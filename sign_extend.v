==> flow/design.v <==
`timescale 1ns / 1ps
module sign_extend(
    input clk,
    input [15:0] extend_in,
    output reg [31:0] extend_out
    );
always @(posedge clk)
begin
extend_out[31:0]<={{16{extend_in[15]}},extend_in[15:0]};
end
endmodule
**From RTL to reports: sign_extend**

The steps from the RTL of sign_extend to its reports follow in flow order.
Line numbers count from 1 in the design file above.
Operators carry their Yosys type and port widths (W data, S select, Z words).
Cell names lack the library's common part.
The mark - stands for no value.

- Top: sign_extend
- Clock port: clk
- Library: sky130hd
- Corner: tt_025C_1v80

**After elaboration**

Counts by Yosys on the flattened word-level netlist (proc, flatten, opt, wreduce; memories kept). Register bits leave out memories and registers merged into their read ports (data or address); mux counts leave out enables and synchronous resets folded into registers. Print and check cells are left out. Cells with the same type and inputs are merged into one.

- Flip-flop bits (word level): 16
- RAM bits: 0
- Output and inout port bits: 32
- Bits in read-only memories: 0
- Clocked read ports x word width: 0
- Bits in latches: 0
- Memories: 0

- Reductions and logical operators: 0
- Mux-type cells: 0
- Equality and inequality tests: 0
- Div/mod/pow operators: 0
- Bitwise gates (word level): 0
- Magnitude comparators: 0
- Add/subtract/negate cells: 0
- Shift operators: 0
- $mul: 0

**Logic depth**

Yosys ltp: most cells in a row. Word level: on the elaborated netlist, between registers, memories and ports. Mapped: between sequential cells and ports; inverters and the memories' decode and read muxes count.

- Depth in word-level cells: 0
- ABC_AREA: 0
- Mapped depth: 1
- Mapped depth without buffers: 0

**Netlist**

Source: synth_stat.txt of the flow (Yosys; design flattened, memories mapped). It holds for the ABC_AREA given above (unset counts as 0); a run with the other value may have another netlist.

Cell types:

| cell | number | total area (um^2) |
|---|---|---|
| dfxtp_1 | 16 | 320.307 |
| buf_4 | 16 | 120.115 |

- Flip-flop cells: 16
- Synthesis area: 440.4 um^2
- Buffer cells: 16
- Cell count: 32
- Sequential part of the area: 320.3 um^2

**Path before layout**

Source: OpenSTA report_checks on the synthesized netlist (no wires, ideal clock, input and output delay 20% of the period each), path of least setup slack; recovery checks are left aside. Register names are those of the netlist, which keeps one name where synthesis merged equal registers.

- Path type: flip-flop to output port
- Start: reg (name not given)
- End: out extend_out[16]
- Stages: 2
- Output delay: 418 ps
- Path buffers: 1
- Data arrival time: 797 ps
- Path delay: 797 ps
- Slack: 875 ps
- Clock period: 2090 ps
- Time at the first pin: 0 ps
- Period reached after synthesis: 1215 ps

"path delay" is the arrival time less input delay plus setup time.
At an output port there is no setup time.
"stages": output pins that drive a net of the path, with the launching flip-flop's if there is one; two outputs of one cell count as two.
"period reached after synthesis" is the clock period less the worst setup slack; recovery checks do not enter. This is arithmetic on one report: input and output delays are still those of the set period (20% each).

- Cells stage by stage: dfxtp_1 > buf_4
- Cells in the longest elaborated chain: 0
- Elaborated cells between the ends (all ways): 0
- Source lines of those cells: 0

RTL lines, path after synthesis:

| what | RTL line | RTL |
|---|---|---|
| end, declared | 5 | `output reg [31:0] extend_out` |

**Path in the finished layout**

From the final timing report of run B: the path of least setup slack in the routed layout; clock arrival at registers is part of the times.
The report prints the path's times to 10 ps; the period is as set.

- Path type: flip-flop to output port
- Start: reg extend_out[13]
- End: out extend_out[13]
- Time at the first pin: 280 ps
- Output delay: 310 ps
- Clock period: 1540 ps
- Slack: 90 ps
- Stages: 2
- Path buffers: 1
- Data arrival time: 1140 ps

- Cells stage by stage: dfxtp_1 > clkdlybuf4s50_1
- Cells in the longest elaborated chain: 0
- Elaborated cells between the ends (all ways): 0
- Source lines of those cells: 0

RTL lines, path post-layout:

| what | RTL line | RTL |
|---|---|---|
| start, declared | 5 | `output reg [31:0] extend_out` |
| start, assigned | 9 | `extend_out[31:0]<={{16{extend_in[15]}},extend_in[15:0]};` |
| end, declared | 5 |  |

Hand-over note for sign_extend

Record of 2 stored runs of the RTL-to-layout flow on sign_extend, platform sky130hd. The runs are unordered. Constraints: input delay and output delay 20% of the set period each, output load 0.01 pF.
"period achieved" = clock period - worst setup slack. The figure is calculated, with input and output delays left at 20% of the set period.
"time on the worst setup path": the worst setup path's part of the clock period (all of it between registers, 20% less for each end at a port) less its slack. A launch clock that arrives late makes it longer, a capture clock that arrives late makes it shorter.
"power": no workload was simulated; the value follows from the tool's default switching activity.
"time on the worst setup path" is known to 10 ps.

### Run A

==> flow/run.sh <==
#!/bin/bash
# the make line also repeats the synthesis and layout settings of config.mk as NAME=value (left out here)
make -C /OpenROAD-flow-scripts/flow DESIGN_CONFIG=/design/flow/config.mk WORK_HOME=/design/flow/orfs CLKGATE_MAP_FILE= finish
==> flow/config.mk <==
export PLATFORM = sky130hd
export DESIGN_NAME = sign_extend
export DESIGN_NICKNAME = sign_extend
export VERILOG_FILES = /design/flow/design.v
export SDC_FILE = /design/flow/constraint.sdc
export NUM_CORES = 4
export LEC_CHECK = 0
export CAP_MARGIN = 20
export CORE_ASPECT_RATIO = 1.19
export CORE_MARGIN = 2
export CORE_UTILIZATION = 46
export GPL_ROUTABILITY_DRIVEN = 1
export SLEW_MARGIN = 20
export TNS_END_PERCENT = 55
==> flow/constraint.sdc <==
create_clock -name core_clock -period 1.69 [get_ports {clk}]
set_input_delay 0.3380 -clock core_clock [delete_from_list [all_inputs] [get_ports {clk}]]
set_output_delay 0.3380 -clock core_clock [all_outputs]
set_load 0.01 [all_outputs]

Outcome of run A: no results, floorplanning failed with PDN-0185

### Run B

==> flow/run.sh <==
#!/bin/bash
# the make line also repeats the synthesis and layout settings of config.mk as NAME=value (left out here)
make -C /OpenROAD-flow-scripts/flow DESIGN_CONFIG=/design/flow/config.mk WORK_HOME=/design/flow/orfs CLKGATE_MAP_FILE= finish
==> flow/config.mk <==
export PLATFORM = sky130hd
export DESIGN_NAME = sign_extend
export DESIGN_NICKNAME = sign_extend
export VERILOG_FILES = /design/flow/design.v
export SDC_FILE = /design/flow/constraint.sdc
export NUM_CORES = 4
export LEC_CHECK = 0
export CAP_MARGIN = 20
export CORE_MARGIN = 2
export CORE_UTILIZATION = 40
export SLEW_MARGIN = 20
==> flow/constraint.sdc <==
create_clock -name core_clock -period 1.54 [get_ports {clk}]
set_input_delay 0.3080 -clock core_clock [delete_from_list [all_inputs] [get_ports {clk}]]
set_output_delay 0.3080 -clock core_clock [all_outputs]
set_load 0.01 [all_outputs]

Results of run B:
- Power: 786.2 uW
- Utilization in the final report: 84.5%
- Time on the worst setup path: 1140 ps
- Type of the worst setup path: flip-flop to output port
- Period achieved: 1449 ps
- Lowest setup slack: 91 ps
- Area inside the die boundary: 1382.3 um^2
- Standard-cell area after routing: 825.8 um^2
- Worst-case hold slack: 463 ps
- Synthesis area: 440.4 um^2
- Sum of negative setup slack: 0 ps

End of note.
